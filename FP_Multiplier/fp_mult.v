==> flow/design.v <==
`timescale 1ns / 1ps
`timescale 1ns / 1ps
module preprocess #(parameter E_WIDTH=8, M_WIDTH=23) (clk, reset, a, b, res_sign, a_with_hid, b_with_hid, a_exp, b_exp);
    input [E_WIDTH+M_WIDTH:0] a;
    input [E_WIDTH+M_WIDTH:0] b;
    input clk;
    input reset;
    output reg res_sign;
    output reg [M_WIDTH:0] a_with_hid;
    output reg [M_WIDTH:0] b_with_hid;
    output reg [E_WIDTH-1:0] a_exp;
    output reg [E_WIDTH-1:0] b_exp;
    wire [M_WIDTH-1 : 0]a_m = a[M_WIDTH-1 : 0];
    wire [M_WIDTH-1 : 0]b_m = b[M_WIDTH-1 : 0];
    wire [E_WIDTH-1 : 0]a_e = a[E_WIDTH+M_WIDTH-1 : M_WIDTH];
    wire [E_WIDTH-1 : 0]b_e = b[E_WIDTH+M_WIDTH-1 : M_WIDTH];
    wire a_s = a[E_WIDTH+M_WIDTH];
    wire b_s = b[E_WIDTH+M_WIDTH];
    wire a_expo_is_00 = ~|a_e;
    wire b_expo_is_00 = ~|b_e;
    wire a_expo_is_ff = &a_e;
    wire b_expo_is_ff = &b_e;
    wire a_frac_is_00 = ~|a_e;
    wire b_frac_is_00 = ~|b_e;
    wire a_is_inf = a_expo_is_ff & a_frac_is_00;
    wire b_is_inf = b_expo_is_ff & b_frac_is_00;
    wire a_is_nan = a_expo_is_ff & ~a_frac_is_00;
    wire b_is_nan = b_expo_is_ff & ~b_frac_is_00;
    wire a_is_0 = a_expo_is_00 & a_frac_is_00;
    wire b_is_0 = b_expo_is_00 & b_frac_is_00;
    wire out_is_0 = a_is_0 | b_is_0;
  	wire [2:0] spc_case;
  assign spc_case[0] = a_is_nan | b_is_nan | (a_is_0 & b_is_inf) | (b_is_0 & a_is_inf);
  assign spc_case[1] = a_is_inf | b_is_inf;
  assign spc_case[2] = ~spc_case[1] & ~spc_case[0];
    always @(posedge clk) begin
      if(reset == 0) begin
        res_sign <= 0;
        a_with_hid <= 0;
        b_with_hid <= 0;
        res_sign <= 0;
        a_exp <= 0;
        b_exp <= 0;
      end
      else begin
    	a_with_hid <= {~a_expo_is_00,a_m};  
    	b_with_hid <= {~b_expo_is_00,b_m};
        res_sign <= a_s ^ b_s;
        a_exp <= a_e;
        b_exp <= b_e;
      end
    end
endmodule
`timescale 1ns / 1ps
module mult1 #(parameter E_WIDTH=8, M_WIDTH=23) (clk, reset, a_with_hid, b_with_hid, a_exp, b_exp, a_with_hid_prev, b_with_hid_prev, temp_48resman, norm_e);
    input clk;
    input reset;
    input [M_WIDTH:0] a_with_hid;
    input [M_WIDTH:0] b_with_hid;
  	input [E_WIDTH-1:0] a_exp;
    input [E_WIDTH-1:0] b_exp;
  	output reg [M_WIDTH:0] a_with_hid_prev;
    output reg [M_WIDTH:0] b_with_hid_prev;
  	output reg [E_WIDTH:0] norm_e;
    output reg [2*M_WIDTH+1:0] temp_48resman;
    always @(posedge clk) begin
      if(reset == 0) begin
        temp_48resman <= 0;
        norm_e <= 0;
        a_with_hid_prev <= 0;
        b_with_hid_prev <= 0;
      end
      else begin
    	temp_48resman <= ({6'b000000, a_with_hid[23:0]}*{11'b00000000000, b_with_hid[23:17]});
        norm_e <= a_exp+b_exp;
        a_with_hid_prev <= a_with_hid;
        b_with_hid_prev <= b_with_hid;
      end
    end
endmodule
`timescale 1ns / 1ps
module mult2 #(parameter E_WIDTH=8, M_WIDTH=23) (clk, reset, a_with_hid, b_with_hid, norm_e_prev, temp_48resman, norm_m, norm_e, grs);
    input clk;
    input reset;
    input [M_WIDTH:0] a_with_hid;
    input [M_WIDTH:0] b_with_hid;
    input [E_WIDTH:0] norm_e_prev;
    input [2*(M_WIDTH+1)-1:0] temp_48resman;
    output reg [M_WIDTH-1:0] norm_m;
    output reg [E_WIDTH:0] norm_e;
    output reg grs;
    wire [2*(E_WIDTH+M_WIDTH+1)-1:0]temp_m;
    assign temp_m = (temp_48resman<<17) + ({6'b000000, a_with_hid}*{1'b0, b_with_hid[16:0]});
    always @(posedge clk) begin
      if(reset == 0) begin
        grs <= 0;
        norm_m <= 0;
        norm_e <= 0;
      end
      else begin
  		grs <= (temp_m[M_WIDTH] & temp_m[M_WIDTH+1]) | (|temp_m[M_WIDTH-1:0]);
    	norm_m <= (temp_m[2*(M_WIDTH+1)-1]? temp_m[2*M_WIDTH:M_WIDTH+1] : temp_m[2*(M_WIDTH+1)-1:M_WIDTH]);
    	norm_e <= norm_e_prev + temp_m[2*(M_WIDTH+1)-1];
      end
    end
endmodule
`timescale 1ns / 1ps
module norm_round #(parameter E_WIDTH=8, M_WIDTH=23) (clk, reset, res_sign, norm_e, norm_m, grs, res);
    input clk;
    input reset;
    input res_sign;
    input [E_WIDTH:0] norm_e;
    input [M_WIDTH-1:0] norm_m;
    input grs;
    output reg [E_WIDTH+M_WIDTH:0] res;
    wire [E_WIDTH:0] e;
    wire [M_WIDTH:0] m;
    wire [M_WIDTH:0] mm;
    wire [M_WIDTH:0] round_man;
    assign mm = norm_m + 1;
    assign round_man = grs ? mm : norm_m;
    assign m = round_man[M_WIDTH] ? {1'b0, round_man[M_WIDTH:1]} : round_man[M_WIDTH:0];
    assign e = round_man[M_WIDTH] ? norm_e - 126 : norm_e - 127;
  	always @(posedge clk) begin
      if(reset == 0) begin
      	res <= 0;
      end
      else begin
  		res <= {res_sign, e[E_WIDTH-1:0], m[M_WIDTH-1:0]};
      end
    end
endmodule
module fp_mult #(parameter E_WIDTH=8, M_WIDTH=23) (clk, reset, a, b, res);
    input clk;
    input reset;
    input [E_WIDTH+M_WIDTH:0] a;
    input [E_WIDTH+M_WIDTH:0] b;
    output [E_WIDTH+M_WIDTH:0] res;
  	wire res_sign;
    wire [M_WIDTH:0] a_with_hid;
    wire [M_WIDTH:0] b_with_hid;
    wire [M_WIDTH:0] a_with_hid_prev;
    wire [M_WIDTH:0] b_with_hid_prev;
    wire [E_WIDTH-1:0] a_exp;
    wire [E_WIDTH-1:0] b_exp;
    wire [2*(M_WIDTH+1)-1:0] temp_48resman;
    wire [M_WIDTH-1:0] norm_m;
    wire [E_WIDTH:0] norm_e;
  	wire [E_WIDTH:0] norm_e_prev;
    wire grs;
  	wire [E_WIDTH+M_WIDTH:0] ress;    
  reg [2:0] res_sign_prev;
  preprocess #(E_WIDTH, M_WIDTH) prep(
    				clk, 
    				reset, 
    				a,
    				b,
    				res_sign, 
    				a_with_hid[M_WIDTH:0], 		
    				b_with_hid[M_WIDTH:0], 
    				a_exp[E_WIDTH-1:0], 
    				b_exp[E_WIDTH-1:0]
  				);
  mult1 #(E_WIDTH, M_WIDTH) m1 (
    				clk, 
    				reset,
    				a_with_hid,
    				b_with_hid,
    				a_exp[E_WIDTH-1:0], 
    				b_exp[E_WIDTH-1:0], 
    				a_with_hid_prev,
    				b_with_hid_prev,
    				temp_48resman[2*(M_WIDTH+1)-1:0],
    				norm_e_prev
  		   );
  mult2 #(E_WIDTH, M_WIDTH) m2 (
    				clk, 
    				reset, 
    				a_with_hid_prev, 
    				b_with_hid_prev, 
    				norm_e_prev,
    				temp_48resman, 
    				norm_m[M_WIDTH-1:0], 
    				norm_e[E_WIDTH:0], 
    				grs
  		   );
  norm_round #(E_WIDTH, M_WIDTH) nr(
    				clk, 
    				reset, 
    				res_sign_prev[2], 
    				norm_e, 
    				norm_m, 
    				grs, 
    				ress[E_WIDTH+M_WIDTH:0]
  			   );
    assign res = ress;
  always @ (negedge clk) begin
      res_sign_prev[2] <= res_sign_prev[1];
      res_sign_prev[1] <= res_sign_prev[0];
      res_sign_prev[0] <= res_sign;
    end
endmodule
# Reports on fp_mult
# The steps from the RTL of fp_mult to its reports follow in flow order.
# Line numbers count from 1 in the design file above.
# Operators carry their Yosys type and port widths (W data, S select, Z words).
# A cell with - has no value.
[inputs]
top_module = "fp_mult"
clock_port = "clk"
cell_library = "sky130hd"
pvt_corner = "tt_025C_1v80"

# Word-level counts
# Source: Yosys, flattened and elaborated, memories not mapped. Widths are those after wreduce; folded enables and synchronous resets count as part of the registers. Registers that Yosys merges into a memory's read port (data or address) are not register bits. Print and check cells do not count. Equal cells are merged and count once.
[word_totals]
output_inout_bits = 32
reg_bits = 212
input_bits = 66
wordCells = 32
[classes]
n_mux = 4
logic = 3
mul = 2
n_reduce_logical = 3
n_addsub = 6
[op_table]
columns = ["cell", "n"]
rows = [
  ["$mul A24 B17 Y41", 1],
  ["$mul A24 B7 Y31", 1],
  ["$add A48 B41 Y48", 1],
  ["$mux W23", 2],
  ["$add A23 B1 Y24 const B", 1],
  ["$mux W24", 1],
  ["$reduce_or A23 Y1", 1],
  ["$sub A8 B7 Y8 const B", 2],
  ["$reduce_or A8 Y1", 2],
  ["$add A8 B1 Y8", 1],
  ["$add A8 B8 Y8", 1],
  ["$mux W8", 1],
  ["$and A1 B1 Y1", 1],
  ["$or A1 B1 Y1", 1],
  ["$xor A1 B1 Y1", 1],
]

# Longest topological paths
# Depth = most cells in a row (Yosys ltp): at word level without a register or memory, in the mapped netlist without a sequential cell, where the memories' decode and read muxes count.
[depth]
ltp_word = 4
abc_area = 0
ltp_mapped = 30
depth_no_buf = 28

# Synthesis result
# Yosys stat after the flow's synthesis: flattened, memories mapped to cells. It holds for the ABC_AREA given above (unset counts as 0); a run with the other value may have another netlist.
# The area totals of this step are shown rounded.
[synth_totals]
ff_cells = 212
mapped_area_um2 = 26460
seq_area_um2 = 4244
mapped_cells = 2970
buffers = 123
[types]
columns = ["cell_type", "n", "area_total_um2"]
rows = [
  ["sky130_fd_sc_hd__fa_1", 463, 9268.89],
  ["sky130_fd_sc_hd__dfxtp_1", 212, 4244.07],
  ["sky130_fd_sc_hd__ha_1", 194, 2.43E+03],
  ["sky130_fd_sc_hd__inv_1", 575, 2158.32],
  ["sky130_fd_sc_hd__and2_1", 326, 2.04E+03],
  ["sky130_fd_sc_hd__nand2_1", 434, 1.63E+03],
  ["sky130_fd_sc_hd__a21oi_1", 96, 480.461],
  ["sky130_fd_sc_hd__clkbuf_1", 116, 435.418],
  ["sky130_fd_sc_hd__xnor2_1", 44, 385.37],
  ["sky130_fd_sc_hd__nor2_1", 102, 382.867],
  ["sky130_fd_sc_hd__xor2_1", 38, 332.819],
  ["sky130_fd_sc_hd__a21o_1", 44, 330.317],
  ["sky130_fd_sc_hd__mux2i_1", 27, 270.259],
  ["sky130_fd_sc_hd__o21ai_0", 35, 175.168],
  ["sky130_fd_sc_hd__nand3_1", 30, 150.144],
  ["sky130_fd_sc_hd__nand4_1", 23, 143.888],
  ["sky130_fd_sc_hd__and3_1", 18, 112.608],
  ["sky130_fd_sc_hd__nor3_1", 22, 110.106],
]
# Not listed: further types 54, cells in them 171.
# By module: a second synthesis without flattening, with its own total; a netlist apart from the flattened one above.
[unflattened]
hier_cells = 3086
hier_area_um2 = 27570
# Each row is one instance without its submodules.
[modules]
columns = ["module", "mod_seq_area_um2", "n_cells", "area_um2", "instances"]
rows = [
  ["mult2", 660.6, 1899, 16010, 1],
  ["mult1", 1762, 871, 8105, 1],
  ["preprocess", 1301, 142, 1858, 1],
  ["norm_round", 640.6, 170, 1536, 1],
  ["fp_mult", 60.1, 4, 63.8, 1],
]

# Measured results for fp_mult: 2 stored runs of the Yosys and OpenROAD flow on sky130hd. The settings differ; the order carries no meaning. The constraints put input and output delay at 20% of the set period each and load the outputs with 0.01 pF.
# "period_reached_ns" means the clock period less the worst setup slack. The figure is calculated, with input and output delays left at 20% of the set period.
# "critical_path_time_ns": the worst setup path's part of the clock period (all of it between registers, 20% less for each end at a port) less its slack. A launch clock that arrives late makes it longer, a capture clock that arrives late makes it shorter.
# By "power_total_w" is meant OpenSTA's value without simulated activity: inputs other than the clock are taken to toggle once in ten clock periods, and the tool carries that through the logic.
# Measured values are rounded.

[[run]]
name = "run 1"
[run.settings]
period_ns = 8.66
SETUP_SLACK_MARGIN = 2.4
CAP_MARGIN = 20
CORE_MARGIN = 2
CORE_UTILIZATION = 40
SLEW_MARGIN = 20
[run.results]
critical_path_time_ns = 6.60
critical_path_type = "reg-to-reg"
ws_setup_ns = 2.063
worst_hold_slack_ns = 0.323
die_footprint_um2 = 68220
yosys_chip_area_um2 = 26460
total_negative_slack_ns = 0.000
utilization_frac = 0.475
period_reached_ns = 6.597
finish.stdcell_area_um2 = 31190
power_total_w = 0.003352

[[run]]
name = "run 2"
[run.settings]
period_ns = 7.23
CORE_UTILIZATION = 72
PLACE_DENSITY_LB_ADDON = 0.06
CORE_ASPECT_RATIO = 0.62
CORE_MARGIN = 2
CELL_PAD_IN_SITES_DETAIL_PLACEMENT = 0
TNS_END_PERCENT = 85
ABC_AREA = 1
CTS_CLUSTER_DIAMETER = 288
CAP_MARGIN = 35
MIN_ROUTING_LAYER = "met1"
MAX_ROUTING_LAYER = "met4"
SLEW_MARGIN = 20
[run.results]
critical_path_time_ns = 6.96
critical_path_type = "reg-to-reg"
ws_setup_ns = 0.266
worst_hold_slack_ns = 0.327
die_footprint_um2 = 40990
yosys_chip_area_um2 = 28330
total_negative_slack_ns = 0.000
utilization_frac = 0.788
period_reached_ns = 6.964
finish.stdcell_area_um2 = 30670
power_total_w = 0.003939
